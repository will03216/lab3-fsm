==> flow/design.v <==
module f1_fsm (
    input logic clk,           
    input logic rst,           
    input logic en,            
    output logic [7:0] data_out   
);
    typedef enum logic [3:0] {
        S0, S1, S2, S3, S4, S5, S6, S7, S8
    } state_t;
    state_t current_state, next_state;
    always_ff @ (posedge clk or posedge rst) begin
        if (rst)
            current_state <= S0;
        else if (en)
            current_state <= next_state;
    end
    always_comb begin
        case (current_state)
            S0: begin
                data_out = 8'b00000000;
                next_state = S1;
            end
            S1: begin
                data_out = 8'b00000001;
                next_state = S2;
            end
            S2: begin
                data_out = 8'b00000011;
                next_state = S3;
            end
            S3: begin
                data_out = 8'b00000111;
                next_state = S4;
            end
            S4: begin
                data_out = 8'b00001111;
                next_state = S5;
            end
            S5: begin
                data_out = 8'b00011111;
                next_state = S6;
            end
            S6: begin
                data_out = 8'b00111111;
                next_state = S7;
            end
            S7: begin
                data_out = 8'b01111111;
                next_state = S8;
            end
            S8: begin
                data_out = 8'b11111111;
                next_state = S0;   
            end
            default: begin
                data_out = 8'b00000000;
                next_state = S0;
            end
        endcase
    end
endmodule
module clktick #(
    parameter WIDTH = 16
)(
  input  logic             clk,       
  input  logic             rst,       
  input  logic             en,        
  input  logic [WIDTH-1:0] N,         
  output logic             tick       
);
logic [WIDTH-1:0] count;
always_ff @ (posedge clk) begin
    if (rst) begin
        tick <= 1'b0;
        count <= N;  
    end
    else if (en) begin
        if (count == 0) begin
            tick <= 1'b1;
            count <= N;
        end
        else begin
            tick <= 1'b0;
            count <= count - 1'b1;
        end
    end
    else begin
        tick <= 1'b0;  
    end
end
endmodule
module f1_light_system (
    input logic clk,          
    input logic rst,          
    output logic [7:0] data_out   
);
    logic tick;
    logic en;
    clktick clkdiv (
        .clk(clk),
        .rst(rst),
        .en(1),         
        .N(50),         
        .tick(tick)     
    );
    f1_fsm fsm (
        .clk(clk),
        .rst(rst),
        .en(tick),         
        .data_out(data_out)
    );
endmodule
Tool chain data of f1_light_system
Tool output for the design above, in the order of the flow.
Line numbers count from 1 in the design file above.
{"block": "setup", "top_module": "f1_light_system", "clock_port": "clk", "lib": "sky130hd", "pvt_corner": "tt_025C_1v80"}

Word level
Source: Yosys, flattened and elaborated, memories not mapped. Widths are those after wreduce. Registers that Yosys merges into a memory's read port (data or address) are not register bits. Print and check cells do not count. Equal cells are merged and count once.
Memory sizes are those after Yosys's memory passes, which may raise the word count (mostly to a power of two), join words into wider ones and drop unused or constant bits.
{"block": "bits", "regBits": 21, "romBits": 192, "mem_count": 1, "out_inout_bits": 8, "word_cells": 8}
{"block": "op_classes", "n_addsub": 1, "n_mux": 1, "reduce_logical": 2}
{"block": "mem_list", "name": "(no name shown)", "size": 16, "word_bits": 12, "rd": 1, "wr": 0, "line": 18, "text": "case (current_state)"}
{"block": "ops", "cell": "subtractor 16 x 1 -> 16 bit with constant B", "count": 1}
{"block": "ops", "cell": "zero test 16 bit", "count": 1}
{"block": "ops", "cell": "OR reduction 2 bit", "count": 1}
{"block": "ops", "cell": "2-to-1 mux 1 bit", "count": 1}

Depth
Depth = most cells in a row (Yosys ltp): at word level without a register or memory, in the mapped netlist without a sequential cell, where the memories' decode and read muxes count.
{"block": "depth", "word_depth": 2, "ABC_AREA": 0, "ltp_mapped": 7, "ltp_nobuf": 6}

Synthesis result
Source: synth_stat.txt of the flow (Yosys; design flattened, memories mapped). It holds for the ABC_AREA given above (unset counts as 0); a run with the other value may have another netlist.
{"block": "synth_totals", "stdcells": 106, "yosys_area_um2": 1029.7, "seqArea_um2": 440.4, "ff_cells": 21, "buf_cells": 1}
{"block": "types", "cell": "sky130_fd_sc_hd__dfxtp_1", "count": 17}
{"block": "types", "cell": "sky130_fd_sc_hd__dfrtp_1", "count": 4}
{"block": "types", "cell": "sky130_fd_sc_hd__xor2_1", "count": 8}
{"block": "types", "cell": "sky130_fd_sc_hd__nor2_1", "count": 17}
{"block": "types", "cell": "sky130_fd_sc_hd__ha_1", "count": 5}
{"block": "types", "cell": "sky130_fd_sc_hd__nor4_4", "count": 2}
{"block": "types", "cell": "sky130_fd_sc_hd__o21ai_0", "count": 8}
{"block": "types", "cell": "sky130_fd_sc_hd__inv_1", "count": 7}
{"block": "types", "cell": "sky130_fd_sc_hd__nand3_1", "count": 5}
{"block": "types", "cell": "sky130_fd_sc_hd__a21o_1", "count": 3}
{"block": "types", "cell": "sky130_fd_sc_hd__o31ai_4", "count": 1}
{"block": "types", "cell": "sky130_fd_sc_hd__nand4b_1", "count": 2}
{"block": "types", "cell": "sky130_fd_sc_hd__xnor2_1", "count": 2}
{"block": "types", "cell": "sky130_fd_sc_hd__a21oi_1", "count": 3}
{"block": "types", "cell": "sky130_fd_sc_hd__nand3b_1", "count": 2}
{"block": "types", "cell": "sky130_fd_sc_hd__nor3b_2", "count": 1}
{"block": "types", "cell": "sky130_fd_sc_hd__nor4_1", "count": 2}
{"block": "types", "cell": "sky130_fd_sc_hd__buf_6", "count": 1}
Not listed: further types 15, cells in them 16.
The figures by module come from a second, unflattened synthesis with its own total; it is not the netlist above.
{"block": "unflattened", "cells_unflattened": 136, "area_unflattened_um2": 1376.3}
Rows give one instance, submodules left out.
{"block": "modules", "mod": "clktick", "instances": 1, "cells": 99, "mod_area_um2": 1051.0, "seq_area_um2": 500.5}
{"block": "modules", "mod": "f1_fsm", "instances": 1, "cells": 35, "mod_area_um2": 317.8, "seq_area_um2": 100.1}
{"block": "modules", "mod": "f1_light_system", "instances": 1, "cells": 2, "mod_area_um2": 7.5, "seq_area_um2": 0.0}

Timing after synthesis
Source: OpenSTA report_checks on the synthesized netlist (no wires, ideal clock, input and output delay 20% of the period each), path of least setup slack; recovery checks are left aside. Register names are those of the netlist, which keeps one name where synthesis merged equal registers.
{"block": "synth_timing", "path_type": "register -> output", "from": "register fsm.current_state[1]", "to": "output port data_out[0]", "period_ps": 2010, "output_delay_ps": 402, "launch_ps": 0, "arrival_time_ps": 1485, "t_required_ps": 1608, "path_slack_ps": 123, "delay_ps": 1485, "path_stages": 6, "n_path_buf": 0, "period_less_setup_slack_ps": 1887}
"delay_ps" = arrival - input delay + setup time.
A path that ends at an output port has no setup time.
"path_stages" counts driving pins, that of a launching flip-flop among them; a cell with two outputs on the path counts twice.
"period_less_setup_slack_ps" = period - worst setup slack (recovery checks aside). The figure is calculated, with input and output delays left at 20% of the set period.
The rows between start and end are the longest chain of elaborated cells between them; the timing report does not say that the signal goes this way. Where chains are equally long, one stands for them.
Each line given opens the expression or statement behind the cell; cells for indexed reads and writes are added by Yosys, which also makes memories of some case tables.
A memory read counts as a cell of the chain, while the word-level depth stops at memories.
{"block": "synth_via", "cell_sequence": "sky130_fd_sc_hd__dfrtp_1 > sky130_fd_sc_hd__inv_1 > sky130_fd_sc_hd__ha_1 > sky130_fd_sc_hd__nor3b_1 > sky130_fd_sc_hd__nor2_1 > sky130_fd_sc_hd__o21ai_0", "elab_chain_len": 1}
{"block": "synth_rtl", "item": "start: declaration", "line": 10, "text": "state_t current_state, next_state;"}
{"block": "synth_rtl", "item": "start: assignment", "line": 13, "text": "current_state <= S0;"}
{"block": "synth_rtl", "item": "start: assignment", "line": 15, "text": "current_state <= next_state;"}
{"block": "synth_rtl", "item": "memory (16 x 12 bit)", "line": 18, "text": "case (current_state)"}
{"block": "synth_rtl", "item": "end: declaration", "line": 95, "text": "output logic [7:0] data_out"}
Some nets on the timed path still bear RTL names; the line given drives or declares the net.
{"block": "synth_named_nets", "net": "data_out[7]", "line": 18}

Path in the finished layout
Path of least setup slack in the final report of job 1 (OpenROAD, finished layout, wires in). Where an end is a register, its clock arrival counts in the times.
The report prints the path's times to 10 ps; the period is as set.
{"block": "layout_timing", "path_type": "register -> output", "from": "register fsm.current_state[0]", "to": "output port data_out[0]", "period_ps": 3440, "output_delay_ps": 690, "launch_ps": 290, "arrival_time_ps": 2080, "t_required_ps": 2750, "path_slack_ps": 670, "path_stages": 7, "n_path_buf": 1}
The rows between start and end are the longest chain of elaborated cells between them; the timing report does not say that the signal goes this way. Where chains are equally long, one stands for them.
A memory read counts as a cell of the chain, while the word-level depth stops at memories.
{"block": "layout_via", "cell_sequence": "sky130_fd_sc_hd__dfrtp_1 > sky130_fd_sc_hd__inv_1 > sky130_fd_sc_hd__ha_1 > sky130_fd_sc_hd__nor3b_2 > sky130_fd_sc_hd__nor2_1 > sky130_fd_sc_hd__o21ai_0 > sky130_fd_sc_hd__clkdlybuf4s50_1", "elab_chain_len": 1}
{"block": "layout_rtl", "item": "start: declaration", "line": 10, "text": "state_t current_state, next_state;"}
{"block": "layout_rtl", "item": "start: assignment", "line": 13, "text": "current_state <= S0;"}
{"block": "layout_rtl", "item": "start: assignment", "line": 15, "text": "current_state <= next_state;"}
{"block": "layout_rtl", "item": "memory (16 x 12 bit)", "line": 18, "text": "case (current_state)"}
{"block": "layout_rtl", "item": "end: declaration", "line": 95, "text": "output logic [7:0] data_out"}

Lab notebook: f1_light_system

Settings and measured results of 2 stored flow runs for module f1_light_system (sky130hd), not sorted in any way. The constraints put input and output delay at 20% of the set period each and load the outputs with 0.01 pF.
"period_reached_ps" is the run's clock period less its worst setup slack. It is reckoned from that one timing run; input and output delays stay at 20% of the period that was set.
"worst_path_ps" = time allowed to the worst setup path (clock period - input delay - output delay, where it has them) - its slack; a late launch clock adds to it, a late capture clock takes from it.
"power_uw": no workload was simulated; the value follows from the tool's default switching activity.
"worst_path_ps" is known to 10 ps.

{"run": "job 1", "settings": { "period_ns": 3.44, "CORE_UTILIZATION": 61, "SETUP_SLACK_MARGIN": 0.25, "PLACE_DENSITY_LB_ADDON": 0.01, "HOLD_SLACK_MARGIN": 0.17, "CORE_MARGIN": 4, "CELL_PAD_IN_SITES_DETAIL_PLACEMENT": 0, "TNS_END_PERCENT": 35, "ABC_AREA": 0, "GPL_TIMING_DRIVEN": 0, "GPL_ROUTABILITY_DRIVEN": 0, "CTS_CLUSTER_SIZE": 56, "CAP_MARGIN": 30, "SLEW_MARGIN": 40 }, "results": { "timing.setup.tns_ps": 0, "cell_area_final_um2": 1171.1, "design_die_area_um2": 2409.3, "power_uw": 416.1, "util_frac": 0.751, "synthesis_area_um2": 1029.7, "worst_hold_slack_ps": 501, "ws_setup_ps": 668, "period_reached_ps": 2772, "worst_path_ps": 2080, "worst_setup_path_type": "register -> output" }}
{"run": "job 2", "settings": { "period_ns": 3.15, "CORE_UTILIZATION": 47, "PLACE_DENSITY_LB_ADDON": 0.28, "CORE_MARGIN": 10, "CELL_PAD_IN_SITES_GLOBAL_PLACEMENT": 0, "ABC_AREA": 0, "CTS_CLUSTER_DIAMETER": 149, "CAP_MARGIN": 20, "SLEW_MARGIN": 20 }, "results": { "util_frac": 0.58, "power_uw": 450.3, "worst_path_ps": 2070, "worst_setup_path_type": "register -> output", "worst_hold_slack_ps": 492, "period_reached_ps": 2703, "ws_setup_ps": 447, "design_die_area_um2": 4462.9, "synthesis_area_um2": 1029.7, "cell_area_final_um2": 1173.6, "timing.setup.tns_ps": 0 }}
